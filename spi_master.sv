==> flow/design.v <==
`timescale 1ns/1ps
module spi_master #(
    parameter int CLK_DIV = 4   
) (
    input  logic        clk,         
    input  logic        rst_n,       
    input  logic        start,       
    input  logic [7:0]  tx_data,     
    output logic [7:0]  rx_data,     
    output logic        busy,        
    output logic        done,        
    output logic        sclk,        
    output logic        mosi,        
    input  logic        miso,        
    output logic        ss_n         
);
    logic [$clog2(CLK_DIV)-1:0] div_cnt;
    logic sclk_en;   
    logic [7:0] sh_tx, sh_rx;
    logic [2:0] bit_cnt;
    typedef enum logic [1:0] {IDLE, ASSERT_SS, XFER, COMPLETE} state_t;
    state_t state, nstate;
    always_ff @(posedge clk or negedge rst_n) begin
        if (!rst_n) begin
            div_cnt <= '0;
            sclk    <= 1'b0;
        end else if (sclk_en) begin
            if (div_cnt == CLK_DIV-1) begin
                div_cnt <= '0;
                sclk    <= ~sclk;
            end else begin
                div_cnt <= div_cnt + 1'b1;
            end
        end else begin
            div_cnt <= '0;
            sclk    <= 1'b0;  
        end
    end
    always_ff @(posedge clk or negedge rst_n) begin
        if (!rst_n) state <= IDLE;
        else        state <= nstate;
    end
    always_comb begin
        nstate  = state;
        case (state)
            IDLE:       nstate = start ? ASSERT_SS : IDLE;
            ASSERT_SS:  nstate = XFER;
            XFER:       nstate = (bit_cnt == 3'd0 && sclk_en == 1'b1 && sclk == 1'b0 && div_cnt == CLK_DIV-1) ? COMPLETE : XFER;
            COMPLETE:   nstate = IDLE;
            default:    nstate = IDLE;
        endcase
    end
    always_ff @(posedge clk or negedge rst_n) begin
        if (!rst_n) begin
            ss_n    <= 1'b1;
            busy    <= 1'b0;
            done    <= 1'b0;
            sh_tx   <= 8'h00;
            sh_rx   <= 8'h00;
            bit_cnt <= 3'd7;
            mosi    <= 1'b0;
            sclk_en <= 1'b0;
            rx_data <= 8'h00;
        end else begin
            done <= 1'b0;
            unique case (state)
                IDLE: begin
                    ss_n    <= 1'b1;
                    busy    <= 1'b0;
                    sclk_en <= 1'b0;
                    mosi    <= 1'b0;
                    if (start) begin
                        sh_tx   <= tx_data;
                        sh_rx   <= '0;
                        bit_cnt <= 3'd7;
                    end
                end
                 ASSERT_SS: begin
                    ss_n    <= 1'b0;    
                    busy    <= 1'b1;
                    sclk_en <= 1'b1;    
                    mosi    <= sh_tx[7];  
                end
                XFER: begin
                    if (div_cnt == CLK_DIV-1) begin
                        if (sclk == 1'b1) begin
                            mosi <= sh_tx[7];
                        end else begin
                            sh_rx <= {sh_rx[6:0], miso};
                            sh_tx <= {sh_tx[6:0], 1'b0};
                            if (bit_cnt != 3'd0) bit_cnt <= bit_cnt - 1'b1;
                        end
                    end
                end
                COMPLETE: begin
                    ss_n    <= 1'b1;
                    sclk_en <= 1'b0;
                    busy    <= 1'b0;
                    done    <= 1'b1;
                    rx_data <= sh_rx;
                end
            endcase
        end
    end
endmodule
# Step by step through the tools: spi_master
# What the tools print for spi_master, step after step.
# Line numbers count from 1 in the design file above.
# The mark n/a stands for no value.
# setup
design	spi_master
clock	clk
library	sky130hd
lib_corner	tt_025C_1v80

# Word-level counts
# Yosys after proc, flatten, opt, wreduce and memory -nomap, before mapping. Memory bits, and registers merged into a memory's read port (data or address), are not among the register bits. Print and check cells are not counted. Equal cells are merged and count once.
# word_totals
regBits	36
output_inout_bits	13
# op_classes
n_addsub	2
eq_ne	10
mux	26
logic	1
n_reduce_logical	13
# ops
cell	count
two-way mux 8 bit	6
parallel mux 8 bit (select 2 bit)	2
two-way mux 3 bit	4
!= test 2 bit with constant B	5
parallel mux 2 bit (select 4 bit)	1
two-way mux 1 bit	7
== test 2 bit with constant B	3
nonzero test 3 bit	2
parallel mux 3 bit (select 2 bit)	1
AND reduction 5 bit	1
nonzero test 2 bit	2
AND reduction 4 bit	1
parallel mux 1 bit (select 2 bit)	2
two-way mux 2 bit	2
logical AND 1 bit	3
subtractor 3 x 1 -> 3 bit with constant B	1
logical NOT 3 bit	1
AND reduction 3 bit	1
parallel mux 1 bit (select 3 bit)	1
adder 2 x 1 -> 2 bit with constant B	1
== test 2 x 1 -> 1 bit with constant B	1
!= test 2 x 1 -> 1 bit with constant B	1
logical NOT 2 bit	1
OR reduction 2 bit	1
inverter 1 bit	1

# Logic depth
# Depth = most cells in a row (Yosys ltp): at word level without a register or memory, in the mapped netlist without a sequential cell, where the memories' decode and read muxes count.
# depth
depth_word	6
abc_area	1
ltp_mapped	9
mapped_depth_nobuf	8

# After synthesis
# Source: synth_stat.txt of the flow (Yosys; design flattened, memories mapped). It holds for the ABC_AREA given above (unset counts as 0); a run with the other value may have another netlist.
# Totals and module areas in this step are rounded.
# synth_totals
cells	195
yosys_area_um2	1700
flip_flops	38
buffers	7
# types
cell	count	type_area_um2
sky130_fd_sc_hd__dfrtp_1	33	825.792
sky130_fd_sc_hd__nand2_1	86	322.81
sky130_fd_sc_hd__dfstp_2	5	131.376
sky130_fd_sc_hd__nand3_1	17	85.082
sky130_fd_sc_hd__o21ai_0	14	70.067
sky130_fd_sc_hd__inv_1	17	63.811
sky130_fd_sc_hd__buf_6	4	45.043
sky130_fd_sc_hd__ha_1	3	37.536
sky130_fd_sc_hd__buf_2	3	15.014
sky130_fd_sc_hd__nor2_1	4	15.014
sky130_fd_sc_hd__nand2_4	1	11.261
sky130_fd_sc_hd__nor2_4	1	11.261
sky130_fd_sc_hd__o21ai_1	2	10.01
sky130_fd_sc_hd__o21ai_2	1	8.758
sky130_fd_sc_hd__inv_2	2	7.507
sky130_fd_sc_hd__o21a_1	1	7.507
sky130_fd_sc_hd__clkinv_1	1	3.754

# Timing after synthesis
# Path of least setup slack by OpenSTA after synthesis, without wires, with an ideal clock, recovery checks aside; 20% of the period is set as input and as output delay. Where synthesis merged equal registers, the netlist keeps one of their names.
# synth_timing
kind	input-to-reg
start	input port start
end	register sh_rx[2]
clock_period_ns	2.91
input_delay_ns	0.582
t_first_pin_ns	0.582
arrival_ns	1.195
required_time_ns	2.793
setup_slack_ns	1.597
delay_ns	0.730
path_stages	8
n_path_buf	1
synth_period_reached_ns	1.313
# "delay_ns" = arrival - input delay + setup time.
# "path_stages" counts driving pins, that of a launching flip-flop among them; a cell with two outputs on the path counts twice.
# "synth_period_reached_ns" is the clock period less the worst setup slack; recovery checks do not enter. This is arithmetic on one report: input and output delays are still those of the set period (20% each).
# Between the ends stands the longest chain of elaborated cells between them, by number of cells; it is not shown to be the way that was timed. Of several equally long chains one is given.
# Each line given opens the expression or statement behind the cell; cells for indexed reads and writes are added by Yosys, which also makes memories of some case tables.
# A register here has more assigning lines than the two given.
# synth_via
cell_sequence	sky130_fd_sc_hd__inv_1 > sky130_fd_sc_hd__nand2_1 > sky130_fd_sc_hd__nand2_1 > sky130_fd_sc_hd__nor2_4 > sky130_fd_sc_hd__inv_2 > sky130_fd_sc_hd__buf_6 > sky130_fd_sc_hd__nand2_1 > sky130_fd_sc_hd__nand2_1
elab_chain_cells	2
cone_cells	4
cone_lines	2
# synth_rtl
item	line_no	rtl
from (decl)	7	input  logic        start,
two-way mux 8 bit	72	if (start) begin
parallel mux 8 bit (select 2 bit)	66	unique case (state)
to (assign)	59	sh_rx   <= 8'h00;
to (assign)	89	sh_rx <= {sh_rx[6:0], miso};
to (decl)	19	logic [7:0] sh_tx, sh_rx;

# Timing after layout
# From the final timing report of flow run 1: the path of least setup slack in the routed layout; clock arrival at registers is part of the times.
# layout_timing
kind	reg-to-reg
start	register div_cnt[0]
end	register sh_rx[5]
clock_period_ns	1.15
t_first_pin_ns	0.28
arrival_ns	1.50
required_time_ns	1.33
setup_slack_ns	-0.17
path_stages	10
n_path_buf	2
# Between the ends stands the longest chain of elaborated cells between them, by number of cells; it is not shown to be the way that was timed. Of several equally long chains one is given.
# A register here has more assigning lines than the two given.
# layout_via
cell_sequence	sky130_fd_sc_hd__dfrtp_1 > sky130_fd_sc_hd__ha_4 > sky130_fd_sc_hd__inv_2 > sky130_fd_sc_hd__nand2_2 > sky130_fd_sc_hd__nand2_4 > sky130_fd_sc_hd__nor2_4 > sky130_fd_sc_hd__buf_12 > sky130_fd_sc_hd__buf_6 > sky130_fd_sc_hd__nand3_1 > sky130_fd_sc_hd__nand2_1
elab_chain_cells	3
cone_cells	5
# layout_rtl
item	line_no	rtl
from (decl)	17	logic [$clog2(CLK_DIV)-1:0] div_cnt;
from (assign)	25	div_cnt <= '0;
from (assign)	32	div_cnt <= div_cnt + 1'b1;
== test 2 bit	85	if (div_cnt == CLK_DIV-1) begin
two-way mux 8 bit	85
parallel mux 8 bit (select 2 bit)	66	unique case (state)
to (assign)	59	sh_rx   <= 8'h00;
to (assign)	89	sh_rx <= {sh_rx[6:0], miso};
to (decl)	19	logic [7:0] sh_tx, sh_rx;

# 2 stored runs of spi_master in the flow (synthesis by Yosys, layout by OpenROAD, sky130hd cells), in arbitrary order. Constraints: input delay and output delay 20% of the set period each, output load 0.01 pF.
# "clock_period_reached_ns" means the clock period less the worst setup slack. The figure is calculated, with input and output delays left at 20% of the set period.
# "worst_setup_path_time_ns" is the time allowed to the run's worst setup path (the clock period less input and output delay, where it has them) less its slack. Clock arrival times count: a late capture clock shortens it, a late launch clock lengthens it.
# "totalPower_w" rests on the timing tool's default activity at the inputs, not on a simulated workload.
# The measured numbers are rounded.
# Settings: . = not set for that run.
run	period_ns	CORE_UTILIZATION	SETUP_SLACK_MARGIN	HOLD_SLACK_MARGIN	CORE_ASPECT_RATIO	CORE_MARGIN	ABC_AREA	GPL_TIMING_DRIVEN	CTS_CLUSTER_SIZE	SLEW_MARGIN	CAP_MARGIN	PLACE_DENSITY_LB_ADDON	CTS_CLUSTER_DIAMETER	MIN_ROUTING_LAYER	die_um2	worst_hold_slack_ns	worst_setup_path_time_ns	worst_setup_path_type	post_route_stdcell_area_um2	clock_period_reached_ns	timing.setup.ws_ns	totalPower_w	fin_util_frac	yosys.chip_area_um2
flow run 1	1.15	40	-0.09	0.19	0.79	4	1	0	26	15	20	.	.	.	5300	0.39	1.32	reg-to-reg	2300	1.321	-0.17	0.0055	0.58	1700
flow run 2	3.02	20	0.51	0.1	.	2	.	.	.	20	20	0.09	242	met2	9400	0.44	1.47	input-to-reg	2200	2.072	0.95	0.00096	0.26	1700
